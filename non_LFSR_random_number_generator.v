==> flow/design.v <==
module random_generator (
    input wire clk,          
    input wire reset,        
    output reg [7:0] random_number   
);
    reg [15:0] counter;      
    reg [7:0] noise;         
    always @(posedge clk or posedge reset) begin
        if (reset) begin
            counter <= 16'b0;            
            noise <= 8'b10101010;        
        end else begin
            counter <= counter + 1;
            noise <= {noise[6:0], noise[7] ^ noise[5] ^ noise[3] ^ noise[1]};
        end
    end
    always @(*) begin
        random_number = counter[7:0] ^ noise;
    end
endmodule
* Tool chain data of random_generator
The steps from the RTL of random_generator to its reports follow in flow order.
Lines are those of the file above, counted from 1.
Cell names lack the library's common part.
The mark n/a stands for no value.
- Design top :: random_generator
- Clock port :: clk
- Library :: sky130hd
- Library corner :: tt_025C_1v80

* Elaborated design
Source: Yosys, flattened and elaborated, memories not mapped. Widths are those after wreduce; folded enables and synchronous resets count as part of the registers. Registers that Yosys merges into a memory's read port (data or address) are not register bits. Print and check cells do not count. Equal cells are merged and count once.
- Register bits :: 24
- Bits in latches :: 0
- Bits in writable memories :: 0
- Memory bits (read-only) :: 0
- Clocked read ports x word width :: 0
- Memories :: 0
- Bits of input ports :: 2
- Output and inout bits :: 8
- Elaborated cells :: 7
- $add $sub $neg :: 1
- $mul :: 0
- Divide/modulo/power cells :: 0
- Order comparisons :: 0
- Equality and inequality tests :: 0
- Shifts and indexed selects :: 0
- Muxes and demuxes :: 0
- Bitwise operators :: 4
- Reductions and logical operators :: 0
** Operators with widths (number)
- adder 16 x 1 -> 16 bit with constant B :: 1
- XOR 8 bit :: 1
- XOR 1 bit :: 3

* Longest topological paths
Depth = most cells in a row (Yosys ltp): at word level without a register or memory, in the mapped netlist without a sequential cell, where the memories' decode and read muxes count.
- Depth in word-level cells :: 3
- ABC_AREA :: 1
- Depth in mapped cells :: 6
- Depth with buffers taken out :: 6

* Synthesis result
The flow's flattened synthesis, as Yosys stat reports it; memories are mapped. The netlist is that of the ABC_AREA named above (0 if unset); the other value can give another one.
** Cells by type
- dfrtp_1 :: number 12, area in all 300.288 um2
- xor2_1 :: number 13, area in all 113.859 um2
- dfstp_2 :: number 4, area in all 105.101 um2
- nand2_1 :: number 14, area in all 52.55 um2
- inv_1 :: number 6, area in all 22.522 um2
- xnor2_1 :: number 2, area in all 17.517 um2
- nand3_1 :: number 3, area in all 15.014 um2
- ha_1 :: number 1, area in all 12.512 um2
- nor2_1 :: number 3, area in all 11.261 um2
- nand3b_1 :: number 1, area in all 7.507 um2
- nor2_2 :: number 1, area in all 6.256 um2
- o21ai_0 :: number 1, area in all 5.005 um2
- Cell count :: 61
- Chip area (Yosys) :: 669.4 um2
- Area of sequential cells :: 405.4 um2
- Mapped flip-flops :: 16
- Buffers :: 0

* Path before layout
Source: OpenSTA report_checks on the synthesized netlist (no wires, ideal clock, input and output delay 20% of the period each), path of least setup slack; recovery checks are left aside. Register names are those of the netlist, which keeps one name where synthesis merged equal registers.
- Kind :: flip-flop to flip-flop
- Start point :: register counter[0]
- End point :: register counter[6]
- Clock period :: 954 ps
- Library setup time :: 117 ps
- Launch time at the first pin :: 0 ps
- Arrival :: 869 ps
- Required time :: 837 ps
- Path slack :: -31 ps
- Path delay :: 986 ps
- Stages on the path :: 7
- Buffers on the path :: 0
- Synthesis period reached :: 985 ps
"path delay" is the arrival time less input delay plus setup time.
"stages on the path": output pins that drive a net of the path, with the launching flip-flop's if there is one; two outputs of one cell count as two.
"synthesis period reached" = period - worst setup slack (recovery checks aside). The figure is calculated, with input and output delays left at 20% of the set period.
The rows between start and end are the longest chain of elaborated cells between them; the timing report does not say that the signal goes this way. Where chains are equally long, one stands for them.
Each line given opens the expression or statement behind the cell; cells for indexed reads and writes are added by Yosys, which also makes memories of some case tables.
- Path through :: dfrtp_1 ha_1 nand2_1 nor2_1 nand2_1 nand2_1 nand2_1
- Cells in the longest elaborated chain :: 1
- Elaborated cells between the ends (all ways) :: 1
- RTL lines with such cells :: 1
- Those cells by class :: 1 x add/sub
** Ends and longest elaborated chain, post-synthesis
- start: declaration :: line 6 : reg [15:0] counter;
- start: assignment :: line 10 : counter <= 16'b0;
- start: assignment :: line 13 : counter <= counter + 1;
- adder 16 x 1 -> 16 bit :: line 13
- end: assignment :: line 10
- end: assignment :: line 13
- end: declaration :: line 6

* Path in the finished layout
From the final timing report of job 1: the path of least setup slack in the routed layout; clock arrival at registers is part of the times.
The path's times are printed in steps of 10 ps; the period is the one set.
- Kind :: flip-flop to output port
- Start point :: register counter[0]
- End point :: output port random_number[0]
- Clock period :: 1800 ps
- External output delay :: 360 ps
- Launch time at the first pin :: 270 ps
- Arrival :: 1470 ps
- Required time :: 1440 ps
- Path slack :: -30 ps
- Stages on the path :: 3
- Buffers on the path :: 1
The rows between start and end are the longest chain of elaborated cells between them; the timing report does not say that the signal goes this way. Where chains are equally long, one stands for them.
- Path through :: dfrtp_1 xor2_1 clkdlybuf4s50_1
- Cells in the longest elaborated chain :: 1
- Elaborated cells between the ends (all ways) :: 1
- RTL lines with such cells :: 1
- Those cells by class :: 1 x logic
** Ends and longest elaborated chain, post-layout
- start: declaration :: line 6 : reg [15:0] counter;
- start: assignment :: line 10 : counter <= 16'b0;
- start: assignment :: line 13 : counter <= counter + 1;
- XOR 8 bit :: line 18 : random_number = counter[7:0] ^ noise;
- end: declaration :: line 4 : output reg [7:0] random_number

Ticket comment

Below are 2 stored runs of the flow (Yosys, OpenROAD; platform sky130hd) on random_generator, each with its settings and what was measured, unordered. Constraints: input delay and output delay 20% of the set period each, output load 0.01 pF.
"time used up by the worst setup path" is the time allowed to the run's worst setup path (the clock period less input and output delay, where it has them) less its slack. Clock arrival times count: a late capture clock shortens it, a late launch clock lengthens it.
"total power after layout" is the tool's figure for a default switching activity; nothing was simulated.
"time used up by the worst setup path" is given in steps of 10 ps.

** Job 1
- Settings :: period_ns=1.8; CORE_UTILIZATION=63; SETUP_SLACK_MARGIN=-0.15; ABC_AREA=1; GPL_TIMING_DRIVEN=0; CTS_CLUSTER_SIZE=58; CAP_MARGIN=35; SLEW_MARGIN=20; CORE_MARGIN=2
- Time used up by the worst setup path :: 1470 ps
- Critical path kind :: flip-flop to output port
- Post-synthesis cell area :: 669.4 um2
- Worst setup slack after layout :: -29 ps
- Standard-cell area after routing :: 827.0 um2
- Total negative setup slack :: -70 ps
- Total power after layout :: 0.0005339 W
- Full die area :: 1339.2 um2

** Job 2
- Settings :: period_ns=0.692; CAP_MARGIN=20; CORE_MARGIN=2; CORE_UTILIZATION=40; SLEW_MARGIN=20
- Time used up by the worst setup path :: 1130 ps
- Critical path kind :: flip-flop to output port
- Post-synthesis cell area :: 616.8 um2
- Worst setup slack after layout :: -578 ps
- Standard-cell area after routing :: 1044.8 um2
- Total negative setup slack :: -7215 ps
- Total power after layout :: 0.001595 W
- Full die area :: 1872.3 um2
